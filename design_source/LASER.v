==> flow/design.v <==
`timescale 1ps/1ps
module LASER (
	input CLK,
	input RST,
	input [3:0] X,
	input [3:0] Y,
	output reg [3:0] C1X,
	output reg [3:0] C1Y,
	output reg [3:0] C2X,
	output reg [3:0] C2Y,
	output DONE
);
parameter State_Data_Read									= 0,
					State_Calculate_Cover 					= 1,
					State_Next_Circle 							= 2,
					State_Refresh_Max_Cover_Circle	= 3,
					State_Data_Out 									= 4;
reg [2:0] State;
reg [3:0] DATA [39:0][1:0];  
reg [3:0] CNT_X,CNT_Y;
reg [5:0] CNT;
reg [2:0] STEP_CNT;
reg [8:0] Calculate_REG;
reg [3:0] Distance1,Distance2,Distance3,Distance4;
reg S;
wire [3:0] Set_Circle [1:0];
reg [4:0] Max_Cover,Cover;
reg [3:0] Max_Cover_X,Max_Cover_Y;
reg inC1,inC2;
reg [7:0] sqrd1,sqrd2,sqrd3,sqrd4;
assign Set_Circle[0] = S ? C1X:C2X;
assign Set_Circle[1] = S ? C1Y:C2Y;
assign DONE = State== State_Data_Out ? 1'b1:1'b0;
always@(posedge CLK or posedge RST)begin
	if(RST)begin
		State <= State_Data_Read;	
		S<=0;
		{CNT_Y,CNT_X} <= 0;
		CNT <= 0;
		STEP_CNT <= 0;
		{Cover,Max_Cover} <= 0;
		{C1X,C1Y,C2X,C2Y} <= 0;
		{Max_Cover_Y,Max_Cover_X} <= 0; 
	end
	else begin
		case(State)
			State_Data_Read								:begin
				if(CNT>=39) begin
					State <= State_Calculate_Cover;
					CNT <= 0;
				end
				else CNT <= CNT+1;
				DATA[CNT][0] <= X;
				DATA[CNT][1] <= Y;
			end
			State_Calculate_Cover 				:begin  
				if(CNT>=39)begin
					State <= State_Next_Circle;
					CNT <= 0;
				end
				else begin
					CNT <= CNT+1;
				end
				if(inC1||inC2)begin
					Cover <= Cover+1;
				end
			end
			State_Next_Circle 						:begin  
				if(Cover>=Max_Cover)begin
					Max_Cover <= Cover;
					Max_Cover_Y <= CNT_Y;
					Max_Cover_X <= CNT_X;
				end
				if(Cover<=3)begin
					if(CNT_Y==15 && (CNT_X+10)>15)begin
						State <= State_Refresh_Max_Cover_Circle;
						CNT_Y <= 0;
						CNT_X <= 0;
					end
					else if((CNT_X+10)>15)begin
						CNT_Y <= CNT_Y+1;
						CNT_X <= 0;
						State <= State_Calculate_Cover;
					end
					else begin
						CNT_X <= CNT_X+10;
						State <= State_Calculate_Cover;
					end
				end
				else if(Cover<=10)begin
					if(CNT_Y==15 && (CNT_X+7)>15)begin
						State <= State_Refresh_Max_Cover_Circle;
						CNT_Y <= 0;
						CNT_X <= 0;
					end
					else if((CNT_X+7)>15)begin
						CNT_Y <= CNT_Y+1;
						CNT_X <= 0;
						State <= State_Calculate_Cover;
					end
					else begin
						CNT_X <= CNT_X+7;
						State <= State_Calculate_Cover;
					end
				end
				else if(Cover<=20)begin
					if(CNT_Y==15 && (CNT_X+3)>15)begin
						State <= State_Refresh_Max_Cover_Circle;
						CNT_Y <= 0;
						CNT_X <= 0;
					end
					else if((CNT_X+3)>15)begin
						CNT_Y <= CNT_Y+1;
						CNT_X <= 0;
						State <= State_Calculate_Cover;
					end
					else begin
						CNT_X <= CNT_X+3;
						State <= State_Calculate_Cover;
					end
				end
				else begin
					{CNT_Y,CNT_X}<= &{CNT_Y,CNT_X} ? 0:{CNT_Y,CNT_X}+1 ;
					State <= &{CNT_Y,CNT_X} ? State_Refresh_Max_Cover_Circle : State_Calculate_Cover;
				end
				Cover<=0;
			end
			State_Refresh_Max_Cover_Circle 	:begin 
				if(  (S&&{Max_Cover_Y,Max_Cover_X}=={C2Y,C2X}) ||
				 			(~S&&{Max_Cover_Y,Max_Cover_X}=={C1Y,C1X}) ) State <= State_Data_Out;
				else begin 
					if(S) {C2Y,C2X} <= {Max_Cover_Y,Max_Cover_X};
					else {C1Y,C1X} <= {Max_Cover_Y,Max_Cover_X};
					State <= State_Calculate_Cover ; 
				end
				{CNT_Y,CNT_X} <= 0;
				CNT <= 0;
				STEP_CNT <= 0;
				Cover<=0;
				S <= ~S;
			end
			State_Data_Out 								:begin 
				State <= State_Data_Read;	
				{CNT_Y,CNT_X} <= 0;
				S <= 0;
				CNT <= 0;
				STEP_CNT <= 0;
				{Cover,Max_Cover} <= 0;
				{C1X,C1Y,C2X,C2Y} <= 0;
				{Max_Cover_Y,Max_Cover_X} <= 0; 
			end
		endcase
	end
end
always@(*)begin
	if(State==State_Calculate_Cover)begin
		Distance1 = (CNT_X>DATA[CNT][0]) ? (CNT_X-DATA[CNT][0]):(DATA[CNT][0]-CNT_X);
		Distance2 = (CNT_Y>DATA[CNT][1]) ? (CNT_Y-DATA[CNT][1]):(DATA[CNT][1]-CNT_Y);	
		sqrd1 = Distance1*Distance1;
		sqrd2 = Distance2*Distance2;
		if( (sqrd1+sqrd2)<=16) inC1 = 1;
		else inC1 = 0;
		Distance3 = (Set_Circle[0]>DATA[CNT][0]) ? (Set_Circle[0]-DATA[CNT][0]):(DATA[CNT][0]-Set_Circle[0]);
		Distance4 = (Set_Circle[1]>DATA[CNT][1]) ? (Set_Circle[1]-DATA[CNT][1]):(DATA[CNT][1]-Set_Circle[1]);
		sqrd4 = Distance3*Distance3;
    sqrd3 = Distance4*Distance4;
		if( (sqrd3+sqrd4)<=16) inC2 = 1;
		else inC2 = 0;
	end
	else {Distance1,Distance2,inC1,inC2} = 0;
end
endmodule
-- Reports on LASER
The steps from the RTL of LASER to its reports follow in flow order.
Line numbers count from 1 in the design file above.
Operators: Yosys type, input widths -> output width; for muxes data width and select width s.
A cell with -- has no value.
- design top: LASER
- clock port: CLK
- library: sky130hd
- timing corner: tt_025C_1v80

-- Elaborated design
Yosys after proc, flatten, opt, wreduce and memory -nomap, before mapping. Print and check cells are not counted.
- register bits after elaboration: 372
- noted input port bits: 10
- add/subtract/negate cells at 19
- noted multipliers: 4
- $lt $le $gt $ge at 14
- equality and inequality tests: 135
- noted muxes and demuxes: 188
- bitwise gates (word level) at 2
- noted reductions and logical operators: 146
- operators with widths (operator ; number):
    $mux 4 ; 154
    $pmux 4 s79 ; 1
    $reduce_and 3->1 ; 83
    $eq 7x6->1 const B ; 32
    $pmux 4 s39 ; 1
    $mul 4x4->8 ; 4
    $eq 7x5->1 const B ; 16
    $eq 7x7->1 const B ; 16
    $gt 32x4->1 const B ; 3
    $eq 6x5->1 const B ; 16
    $reduce_bool 2->1 ; 44
    $pmux 4 s2 ; 8
    $eq 7x4->1 const B ; 8
    $eq 6x4->1 const B ; 8
    $eq 6x6->1 const B ; 8
    $sub 4x4->4 ; 8
    $eq 7x3->1 const B ; 4
    $eq 6x3->1 const B ; 4
    $pmux 5 s2 ; 2
    $add 8x8->9 ; 2
    $le 9x5->1 const B ; 2
    $gt 4x4->1 ; 4
    $eq 8x8->1 ; 2
    $pmux 3 s5 ; 1
    $ne 2x2->1 const B ; 7
    $eq 7x2->1 const B ; 2
    $logic_not 7->1 ; 2
    $mux 2 ; 7
Not listed: further kinds 42, cells in them 59.

-- Depth
Longest topological path by Yosys (ltp), each cell counted once; first at word level (registers and memories cut), then after technology mapping (sequential cells cut; the memories' decode and read muxes count).
- noted word-level depth: 14
- ABC_AREA at 0
- depth in mapped cells at 39

-- Mapped cells and area
Source: synth_stat.txt of the flow (Yosys; design flattened, memories mapped). It holds for the ABC_AREA given above (unset counts as 0); a run with the other value may have another netlist.
The area totals of this step are shown rounded.
- cells by type (cell type ; number ; area in all (um^2)):
    sky130_fd_sc_hd__edfxtp_1 ; 320 ; 9.61E+03
    sky130_fd_sc_hd__mux2_2 ; 151 ; 1.7E+03
    sky130_fd_sc_hd__dfrtp_1 ; 53 ; 1.33E+03
    sky130_fd_sc_hd__ha_1 ; 83 ; 1.04E+03
    sky130_fd_sc_hd__nand3_1 ; 160 ; 800.768
    sky130_fd_sc_hd__fa_1 ; 30 ; 600.576
    sky130_fd_sc_hd__nand2_1 ; 123 ; 461.693
    sky130_fd_sc_hd__nand4_1 ; 66 ; 412.896
    sky130_fd_sc_hd__and3_1 ; 60 ; 375.36
    sky130_fd_sc_hd__clkbuf_1 ; 100 ; 375.36
    sky130_fd_sc_hd__nor2_1 ; 81 ; 304.042
    sky130_fd_sc_hd__inv_1 ; 79 ; 296.534
    sky130_fd_sc_hd__a22oi_1 ; 34 ; 255.245
    sky130_fd_sc_hd__a22o_1 ; 29 ; 253.994
    sky130_fd_sc_hd__mux2i_1 ; 24 ; 240.23
    sky130_fd_sc_hd__a32oi_1 ; 22 ; 192.685
    sky130_fd_sc_hd__xnor2_1 ; 19 ; 166.41
    sky130_fd_sc_hd__a21oi_1 ; 30 ; 150.144
Other cell types: 56; their cells: 317.
- cells in the netlist at 1781
- noted chip area (Yosys): 20900 um^2
- sequential part of the area: 10960 um^2
- flip-flops: 374
- noted buffers: 144

-- Worst setup path after synthesis
OpenSTA on the mapped netlist: ideal clock, no wires. The path of least setup slack (recovery checks aside). Input and output delay are each 20% of the period. Register names are those of the netlist, which keeps one name where synthesis merged equal registers.
- kind: register to register
- start point: register CNT[3]
- end point: register Cover[4]
- clock period: 12.2 ns
- library setup time: 0.079 ns
- noted arrival: 9.054 ns
- noted slack: 3.067 ns
- noted path delay: 9.133 ns
- noted driving pins on the path: 36
- noted path buffers: 6
- noted synthesis period reached: 9.133 ns
"path delay" = arrival - input delay + setup time.
"driving pins on the path" counts driving pins, that of a launching flip-flop among them; a cell with two outputs on the path counts twice.
"synthesis period reached" is the clock period less the worst setup slack; recovery checks do not enter. This is arithmetic on one report: input and output delays are still those of the set period (20% each).
Between the ends stands the longest chain of elaborated cells between them, by number of cells; it is not shown to be the way that was timed. Of several equally long chains one is given.
Each line given opens the expression or statement behind the cell; cells for indexed reads and writes are added by Yosys, which also makes memories of some case tables.
A register here has more assigning lines than the two given.
- path through: sky130_fd_sc_hd__dfrtp_1 sky130_fd_sc_hd__buf_4 sky130_fd_sc_hd__clkbuf_1 sky130_fd_sc_hd__clkbuf_1 sky130_fd_sc_hd__inv_1 sky130_fd_sc_hd__ha_1 sky130_fd_sc_hd__buf_2 sky130_fd_sc_hd__buf_2 sky130_fd_sc_hd__and4b_1 sky130_fd_sc_hd__clkbuf_1 sky130_fd_sc_hd__o21ai_0 sky130_fd_sc_hd__nand3_1 sky130_fd_sc_hd__or4_4 sky130_fd_sc_hd__nor3b_4 sky130_fd_sc_hd__mux2_2 sky130_fd_sc_hd__ha_1 sky130_fd_sc_hd__fa_1 sky130_fd_sc_hd__nor2b_1 sky130_fd_sc_hd__o21a_1 sky130_fd_sc_hd__o21a_1 sky130_fd_sc_hd__mux2_2 sky130_fd_sc_hd__or2_2 sky130_fd_sc_hd__fa_1 sky130_fd_sc_hd__fa_1 sky130_fd_sc_hd__fa_1 sky130_fd_sc_hd__inv_1 sky130_fd_sc_hd__fa_1 sky130_fd_sc_hd__ha_1 sky130_fd_sc_hd__inv_1 sky130_fd_sc_hd__fa_1 sky130_fd_sc_hd__nand2b_1 sky130_fd_sc_hd__o211ai_1 sky130_fd_sc_hd__o311ai_0 sky130_fd_sc_hd__nor4_1 sky130_fd_sc_hd__o21ai_0 sky130_fd_sc_hd__o2bb2ai_1
- cells in the longest elaborated chain at 14
- elaborated cells on any way between the ends at 155
- those cells by class: 12 x add/sub; 4 x mul; 6 x compare; 119 x eq/ne; 12 x mux; 2 x reduce/logical
- ends and longest elaborated chain, post-synthesis (item ; RTL line ; source):
    start: declaration ; 21 ; reg [5:0] CNT;
    start: assignment ; 52 ; else CNT <= CNT+1;
    start: assignment ; 62 ; CNT <= CNT+1;
    $sub 6x6->6 ; 157 ; Distance1 = (CNT_X>DATA[CNT][0]) ? (CNT_X-DATA[CNT][0]):(DATA[CNT][0]-CNT_X);
    $add 7x1->7 ; 157 ;
    $eq 7x7->1 ; 157 ;
    $pmux 4 s79 ; 157 ;
    $sub 4x4->4 ; 157 ;
    $mux 4 ; 157 ;
    $mul 4x4->8 ; 159 ; sqrd1 = Distance1*Distance1;
    $add 8x8->9 ; 161 ; if( (sqrd1+sqrd2)<=16) inC1 = 1;
    $le 9x5->1 ; 161 ;
    $mux 1 ; 161 ;
    $mux 1 ; 156 ; if(State==State_Calculate_Cover)begin
    $logic_or 1x1->1 ; 64 ; if(inC1||inC2)begin
    $mux 5 ; 64 ;
    $pmux 5 s2 ; 46 ; case(State)
    end: assignment ; 65 ; Cover <= Cover+1;
    end: assignment ; 126 ; Cover<=0;
    end: declaration ; 27 ; reg [4:0] Max_Cover,Cover;

-- Timing after layout
From the final timing report of stored run 2: the path of least setup slack in the routed layout; clock arrival at registers is part of the times.
- kind: register to register
- start point: register CNT[4]
- end point: register Cover[0]
- clock period: 11.2 ns
- library setup time: 0.08 ns
- noted arrival: 10.77 ns
- noted slack: 0.92 ns
- noted driving pins on the path: 32
- noted path buffers: 1
Between the ends stands the longest chain of elaborated cells between them, by number of cells; it is not shown to be the way that was timed. Of several equally long chains one is given.
A register here has more assigning lines than the two given.
- path through: sky130_fd_sc_hd__dfrtp_1 sky130_fd_sc_hd__inv_1 sky130_fd_sc_hd__ha_1 sky130_fd_sc_hd__xor2_4 sky130_fd_sc_hd__buf_4 sky130_fd_sc_hd__nor2_1 sky130_fd_sc_hd__a31oi_1 sky130_fd_sc_hd__nand4_1 sky130_fd_sc_hd__nor3b_4 sky130_fd_sc_hd__mux2_2 sky130_fd_sc_hd__ha_1 sky130_fd_sc_hd__fa_1 sky130_fd_sc_hd__nor2b_1 sky130_fd_sc_hd__o21a_1 sky130_fd_sc_hd__o21a_1 sky130_fd_sc_hd__mux2i_1 sky130_fd_sc_hd__xnor2_1 sky130_fd_sc_hd__or2_2 sky130_fd_sc_hd__fa_1 sky130_fd_sc_hd__fa_1 sky130_fd_sc_hd__fa_1 sky130_fd_sc_hd__inv_1 sky130_fd_sc_hd__fa_1 sky130_fd_sc_hd__ha_1 sky130_fd_sc_hd__inv_1 sky130_fd_sc_hd__fa_1 sky130_fd_sc_hd__nand2b_1 sky130_fd_sc_hd__o211ai_1 sky130_fd_sc_hd__o311ai_0 sky130_fd_sc_hd__nor4_1 sky130_fd_sc_hd__o21ai_0 sky130_fd_sc_hd__o2bb2ai_1
- cells in the longest elaborated chain at 14
- elaborated cells on any way between the ends at 155
- those cells by class: 12 x add/sub; 4 x mul; 6 x compare; 119 x eq/ne; 12 x mux; 2 x reduce/logical
- ends and longest elaborated chain, after layout (item ; RTL line ; source):
    start: declaration ; 21 ; reg [5:0] CNT;
    start: assignment ; 52 ; else CNT <= CNT+1;
    start: assignment ; 62 ; CNT <= CNT+1;
    $sub 6x6->6 ; 157 ; Distance1 = (CNT_X>DATA[CNT][0]) ? (CNT_X-DATA[CNT][0]):(DATA[CNT][0]-CNT_X);
    $add 7x1->7 ; 157 ;
    $eq 7x7->1 ; 157 ;
    $pmux 4 s79 ; 157 ;
    $sub 4x4->4 ; 157 ;
    $mux 4 ; 157 ;
    $mul 4x4->8 ; 159 ; sqrd1 = Distance1*Distance1;
    $add 8x8->9 ; 161 ; if( (sqrd1+sqrd2)<=16) inC1 = 1;
    $le 9x5->1 ; 161 ;
    $mux 1 ; 161 ;
    $mux 1 ; 156 ; if(State==State_Calculate_Cover)begin
    $logic_or 1x1->1 ; 64 ; if(inC1||inC2)begin
    $mux 5 ; 64 ;
    $pmux 5 s2 ; 46 ; case(State)
    end: assignment ; 65 ; Cover <= Cover+1;
    end: assignment ; 126 ; Cover<=0;
    end: declaration ; 27 ; reg [4:0] Max_Cover,Cover;

Ticket comment

Measured results for LASER: 2 stored runs of the Yosys and OpenROAD flow on sky130hd. The settings differ; the order carries no meaning. The constraints put input and output delay at 20% of the set period each and load the outputs with 0.01 pF.
By "achieved period" is meant the clock period of the run minus its worst setup slack. This is arithmetic on one report: input and output delays are still those of the set period (20% each).
"time used up by the worst setup path" is the time allowed to the run's worst setup path (the clock period less input and output delay, where it has them) less its slack. Clock arrival times count: a late capture clock shortens it, a late launch clock lengthens it.
"power consumption" rests on the timing tool's default activity at the inputs, not on a simulated workload.
Results are given in rounded form.

Stored run 1

==> flow/run.sh <==
#!/bin/bash
# the make line also repeats the synthesis and layout settings of config.mk as NAME=value (left out here)
make -C /OpenROAD-flow-scripts/flow DESIGN_CONFIG=/design/flow/config.mk WORK_HOME=/design/flow/orfs CLKGATE_MAP_FILE= finish
==> flow/config.mk <==
export PLATFORM = sky130hd
export DESIGN_NAME = LASER
export DESIGN_NICKNAME = LASER
export VERILOG_FILES = /design/flow/design.v
export SDC_FILE = /design/flow/constraint.sdc
export NUM_CORES = 4
export LEC_CHECK = 0
export CAP_MARGIN = 20
export CELL_PAD_IN_SITES_DETAIL_PLACEMENT = 1
export CORE_ASPECT_RATIO = 0.65
export CORE_MARGIN = 2
export CORE_UTILIZATION = 68
export CTS_CLUSTER_SIZE = 82
export GPL_TIMING_DRIVEN = 1
export PLACE_DENSITY_LB_ADDON = 0.15
export SLEW_MARGIN = 15
==> flow/constraint.sdc <==
create_clock -name core_clock -period 7.36 [get_ports {CLK}]
set_input_delay 1.4720 -clock core_clock [delete_from_list [all_inputs] [get_ports {CLK}]]
set_output_delay 1.4720 -clock core_clock [all_outputs]
set_load 0.01 [all_outputs]

Stored run 1: stopped before the end: placement reported DPL-0033.

Stored run 2

==> flow/run.sh <==
#!/bin/bash
# the make line also repeats the synthesis and layout settings of config.mk as NAME=value (left out here)
make -C /OpenROAD-flow-scripts/flow DESIGN_CONFIG=/design/flow/config.mk WORK_HOME=/design/flow/orfs CLKGATE_MAP_FILE= finish
==> flow/config.mk <==
export PLATFORM = sky130hd
export DESIGN_NAME = LASER
export DESIGN_NICKNAME = LASER
export VERILOG_FILES = /design/flow/design.v
export SDC_FILE = /design/flow/constraint.sdc
export NUM_CORES = 4
export LEC_CHECK = 0
export CAP_MARGIN = 20
export CORE_MARGIN = 2
export CORE_UTILIZATION = 40
export SETUP_SLACK_MARGIN = -0.5
export SLEW_MARGIN = 20
==> flow/constraint.sdc <==
create_clock -name core_clock -period 11.2 [get_ports {CLK}]
set_input_delay 2.2400 -clock core_clock [delete_from_list [all_inputs] [get_ports {CLK}]]
set_output_delay 2.2400 -clock core_clock [all_outputs]
set_load 0.01 [all_outputs]

Measured in stored run 2:
- worst hold slack at 0.512 ns
- noted the total negative slack: 0.000 ns
- noted the utilization in the final report: 44.8 %
- die outline area: 54100 um^2
- standard-cell area after layout: 23070 um^2
- synthesized cell area: 20900 um^2
- noted the power consumption: 0.002958 W
- time used up by the worst setup path: 10.28 ns
- critical path type: register to register
- worst setup slack after layout: 0.922 ns
- noted the achieved period: 10.278 ns
